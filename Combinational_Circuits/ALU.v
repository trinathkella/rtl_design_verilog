==> flow/design.v <==
module ALU_unit_1 #(parameter n = 16)(
    input [n-1:0] a_in, b_in,
    input [3:0] opcode,
    input clk, reset_n,
    input start,  
    output reg [n-1:0] y_out,
    output reg c_out,
    output reg zflag, sflag, cflag, pflag
);
    reg [n-1:0] result;  
    reg op_done;  
    always @(posedge clk or negedge reset_n) begin
        if (!reset_n) begin
            result <= 0;
            c_out <= 0;
            zflag <= 0;
            sflag <= 0;
            cflag <= 0;
            pflag <= 0;
            op_done <= 0;
        end else if (start && !op_done) begin
            case (opcode)
                4'b0000: {c_out, result} <= a_in + b_in;  
                4'b0001: {c_out, result} <= a_in - b_in;  
                4'b0010: {c_out, result} <= {1'b0, a_in + 1};  
                4'b0011: {c_out, result} <= {1'b0, a_in - 1};  
                4'b0100: {c_out, result} <= {1'b0, a_in[n-1:1]};  
                4'b0101: {c_out, result} <= {1'b0, a_in[n-2:0], 1'b0};  
                4'b0110: {c_out, result} <= a_in | b_in;  
                4'b0111: {c_out, result} <= a_in ^ b_in;  
                4'b1000: {c_out, result} <= a_in & b_in;  
                4'b1001: {c_out, result} <= ~a_in;  
                default: {c_out, result} <= 0;
            endcase
            op_done <= 1;  
        end else if (op_done) begin
            sflag <= result[n-1];  
            cflag <= c_out;  
            pflag <= ^result;  
            zflag <= (result == 0) ? 1 : 0;  
            y_out <= result;
        end
    end
    always @(posedge clk) begin
        if (op_done && !start) begin
            op_done <= 0;  
        end
    end
endmodule
Tool chain data of ALU_unit_1
The steps from the RTL of ALU_unit_1 to its reports follow in flow order.
Line numbers count from 1 in the design file above.
Operators: Yosys type, input widths -> output width; for muxes data width and select width s.
Cell names lack the library's common part.
{ "design": {"design": "ALU_unit_1", "clock": "clk", "cell_library": "sky130hd", "lib_corner": "tt_025C_1v80"} }

Word level
Yosys after proc, flatten, opt, wreduce and memory -nomap, before mapping. Enables and synchronous resets that opt folds into registers are not counted as muxes. Memory bits, and registers merged into a memory's read port (data or address), are not among the register bits. Print and check cells are not counted. Equal cells are merged and count once.
{ "classes": {"addsub": 4, "equal": 7, "muxes": 1, "n_logic": 1, "n_reduce_logical": 1} }
{ "ops": {"columns": ["cell", "count"], "rows": [
  ["$add 16x1->17 const B", 1],
  ["$sub 16x1->17 const B", 1],
  ["$add 16x16->17", 1],
  ["$sub 16x16->17", 1],
  ["$not 16->17", 1],
  ["$eq 4x2->1 const B", 2],
  ["$eq 4x3->1 const B", 2],
  ["$eq 4x4->1 const B", 2],
  ["$pmux 1 s8", 1],
  ["$eq 4x1->1 const B", 1],
  ["$logic_not 4->1", 1]
]} }
{ "bits": {"reg_bits": 1, "inputBits": 39, "out_inout_bits": 21, "elab_cells": 15} }

Depth
Longest topological path by Yosys (ltp), each cell counted once; first at word level (registers and memories cut), then after technology mapping (sequential cells cut; the memories' decode and read muxes count).
{ "depth": {"word_depth": 2, "abc_area": 0, "mapped_depth": 14, "mapped_depth_nobuf": 14} }

Mapped cells and area
The flow's flattened synthesis, as Yosys stat reports it; memories are mapped. The netlist is that of the ABC_AREA named above (0 if unset); the other value can give another one.
{ "synth_totals": {"cell_count": 152, "mapped_area_um2": 1021.0, "seqArea_um2": 25.0, "ffs": 1, "n_buf": 24} }
{ "types": {"columns": ["cell", "count", "area_total_um2"], "rows": [
  ["ha_1", 16, 200.192],
  ["buf_4", 20, 150.144],
  ["a31oi_1", 18, 112.608],
  ["o21ai_0", 15, 75.072],
  ["nor2_1", 13, 48.797],
  ["a21oi_1", 9, 45.043],
  ["nand2_1", 11, 41.29],
  ["dfrtp_1", 1, 25.024],
  ["nand4_1", 4, 25.024],
  ["inv_1", 6, 22.522],
  ["o21a_1", 3, 22.522],
  ["or3_4", 2, 22.522],
  ["nor3_1", 4, 20.019],
  ["clkbuf_1", 4, 15.014],
  ["nand3_1", 3, 15.014],
  ["o31ai_1", 2, 15.014],
  ["or4b_4", 1, 13.763],
  ["nor3b_2", 1, 12.512]
]} }
Other cell types: 18; their cells: 19.

Worst setup path after synthesis
OpenSTA on the mapped netlist: ideal clock, no wires. The path of least setup slack (recovery checks aside). Input and output delay are each 20% of the period. Register names are those of the netlist, which keeps one name where synthesis merged equal registers.
{ "synth_timing": {"path_kind": "input-to-reg", "start": "in b_in[1]", "end": "reg c_out", "tclk_ps": 3640, "in_delay_ps": 728, "setup_time_ps": 127, "t_first_pin_ps": 728, "arrival_time_ps": 3516, "t_required_ps": 3513, "setup_slack_ps": -3, "delay_ps": 2915, "path_stages": 14, "n_path_buf": 0, "period_less_setup_slack_ps": 3643} }
"delay_ps" = arrival - input delay + setup time.
"path_stages": output pins that drive a net of the path, with the launching flip-flop's if there is one; two outputs of one cell count as two.
"period_less_setup_slack_ps" = period - worst setup slack (recovery checks aside). The figure is calculated, with input and output delays left at 20% of the set period.
The rows between start and end are the longest chain of elaborated cells between them; the timing report does not say that the signal goes this way. Where chains are equally long, one stands for them.
Each line given opens the expression or statement behind the cell; cells for indexed reads and writes are added by Yosys, which also makes memories of some case tables.
{ "synth_between": {"cell_sequence": "inv_1 ha_1 or3b_2 nor3_1 nand3_1 or3_1 a31oi_1 o21ai_0 ha_1 nand4_1 a21oi_1 a211oi_1 xor2_1 a31oi_1", "elab_chain_cells": 2, "cells_between": 3, "cone_lines": 3, "cone_classes": "2 x add/sub; 1 x mux"} }
{ "synth_lines": {"columns": ["element", "line", "source"], "rows": [
  ["start, declared", 2, "input [n-1:0] a_in, b_in,"],
  ["$sub 16x16->17", 24, "4'b0001: {c_out, result} <= a_in - b_in;"],
  ["$pmux 1 s8", 22, "case (opcode)"],
  ["end, assigned", 15, "c_out <= 0;"],
  ["end, declared", 7, "output reg c_out,"]
]} }

Timing after layout
Path of least setup slack in the final report of flow run 2 (OpenROAD, finished layout, wires in). Where an end is a register, its clock arrival counts in the times.
The report prints the path's times to 10 ps; the period is as set.
{ "layout_timing": {"path_kind": "input-to-reg", "start": "in b_in[2]", "end": "reg c_out", "tclk_ps": 2940, "in_delay_ps": 590, "setup_time_ps": 130, "t_first_pin_ps": 590, "arrival_time_ps": 3510, "t_required_ps": 2810, "setup_slack_ps": -700, "path_stages": 13, "n_path_buf": 1} }
The rows between start and end are the longest chain of elaborated cells between them; the timing report does not say that the signal goes this way. Where chains are equally long, one stands for them.
{ "layout_between": {"cell_sequence": "buf_6 or3_4 or3_4 or4b_4 or3_4 o21a_1 o21ai_1 ha_1 a21oi_2 a21oi_2 a211oi_2 xor2_1 a31oi_1", "elab_chain_cells": 2, "cells_between": 3, "cone_lines": 3, "cone_classes": "2 x add/sub; 1 x mux"} }
{ "layout_lines": {"columns": ["element", "line", "source"], "rows": [
  ["start, declared", 2, "input [n-1:0] a_in, b_in,"],
  ["$sub 16x16->17", 24, "4'b0001: {c_out, result} <= a_in - b_in;"],
  ["$pmux 1 s8", 22, "case (opcode)"],
  ["end, assigned", 15, "c_out <= 0;"],
  ["end, declared", 7, "output reg c_out,"]
]} }

Lab notebook: ALU_unit_1

Flow measurements of ALU_unit_1 on sky130hd: 2 stored runs with different settings, listed in no order. Input and output delays are each 20% of the period that was set; the output load is 0.01 pF.
"period_less_ws_ps" = clock period - worst setup slack. The figure is calculated, with input and output delays left at 20% of the set period.
"worst_path_allowed_less_slack_ps" is the time allowed to the run's worst setup path (the clock period less input and output delay, where it has them) less its slack. Clock arrival times count: a late capture clock shortens it, a late launch clock lengthens it.
"totalPower_w" rests on the timing tool's default activity at the inputs, not on a simulated workload.
"worst_path_allowed_less_slack_ps" is known to 10 ps.

Flow run 1
==> flow/run.sh <==
#!/bin/bash
# the make line also repeats the synthesis and layout settings of config.mk as NAME=value (left out here)
make -C /OpenROAD-flow-scripts/flow DESIGN_CONFIG=/design/flow/config.mk WORK_HOME=/design/flow/orfs CLKGATE_MAP_FILE= finish
==> flow/config.mk <==
export PLATFORM = sky130hd
export DESIGN_NAME = ALU_unit_1
export DESIGN_NICKNAME = ALU_unit_1
export VERILOG_FILES = /design/flow/design.v
export SDC_FILE = /design/flow/constraint.sdc
export NUM_CORES = 4
export LEC_CHECK = 0
export CAP_MARGIN = 20
export CELL_PAD_IN_SITES_DETAIL_PLACEMENT = 0
export CORE_MARGIN = 2
export CORE_UTILIZATION = 63
export MAX_ROUTING_LAYER = met5
export PLACE_DENSITY_LB_ADDON = 0.08
export SLEW_MARGIN = 20
export TNS_END_PERCENT = 25
==> flow/constraint.sdc <==
create_clock -name core_clock -period 2.84 [get_ports {clk}]
set_input_delay 0.5680 -clock core_clock [delete_from_list [all_inputs] [get_ports {clk}]]
set_output_delay 0.5680 -clock core_clock [all_outputs]
set_load 0.01 [all_outputs]

==> results of flow run 1, as JSON <==
{
  "outcome": "no final report: placement broke off with FLW-0024"
}

Flow run 2
==> flow/run.sh <==
#!/bin/bash
# the make line also repeats the synthesis and layout settings of config.mk as NAME=value (left out here)
make -C /OpenROAD-flow-scripts/flow DESIGN_CONFIG=/design/flow/config.mk WORK_HOME=/design/flow/orfs CLKGATE_MAP_FILE= finish
==> flow/config.mk <==
export PLATFORM = sky130hd
export DESIGN_NAME = ALU_unit_1
export DESIGN_NICKNAME = ALU_unit_1
export VERILOG_FILES = /design/flow/design.v
export SDC_FILE = /design/flow/constraint.sdc
export NUM_CORES = 4
export LEC_CHECK = 0
export CAP_MARGIN = 20
export CORE_ASPECT_RATIO = 1.14
export CORE_MARGIN = 2
export CORE_UTILIZATION = 29
export CTS_CLUSTER_DIAMETER = 167
export CTS_CLUSTER_SIZE = 83
export GPL_TIMING_DRIVEN = 1
export MAX_ROUTING_LAYER = met4
export PLACE_DENSITY = 0.67
export SETUP_SLACK_MARGIN = 0.5
export SLEW_MARGIN = 20
export TNS_END_PERCENT = 5
==> flow/constraint.sdc <==
create_clock -name core_clock -period 2.94 [get_ports {clk}]
set_input_delay 0.5880 -clock core_clock [delete_from_list [all_inputs] [get_ports {clk}]]
set_output_delay 0.5880 -clock core_clock [all_outputs]
set_load 0.01 [all_outputs]

==> results of flow run 2, as JSON <==
{
  "worst_path_allowed_less_slack_ps": 3050,
  "critical_path_type": "input-to-reg",
  "finish.utilization_frac": 0.477,
  "totalPower_w": 0.0002393,
  "timing.setup.ws_ps": -702,
  "period_less_ws_ps": 3642,
  "die_area_um2": 4012.0,
  "fin_hold_ws_ps": 597,
  "synthesis_area_um2": 1021.0,
  "finalCellArea_um2": 1646.6,
  "tns_ps": -702
}
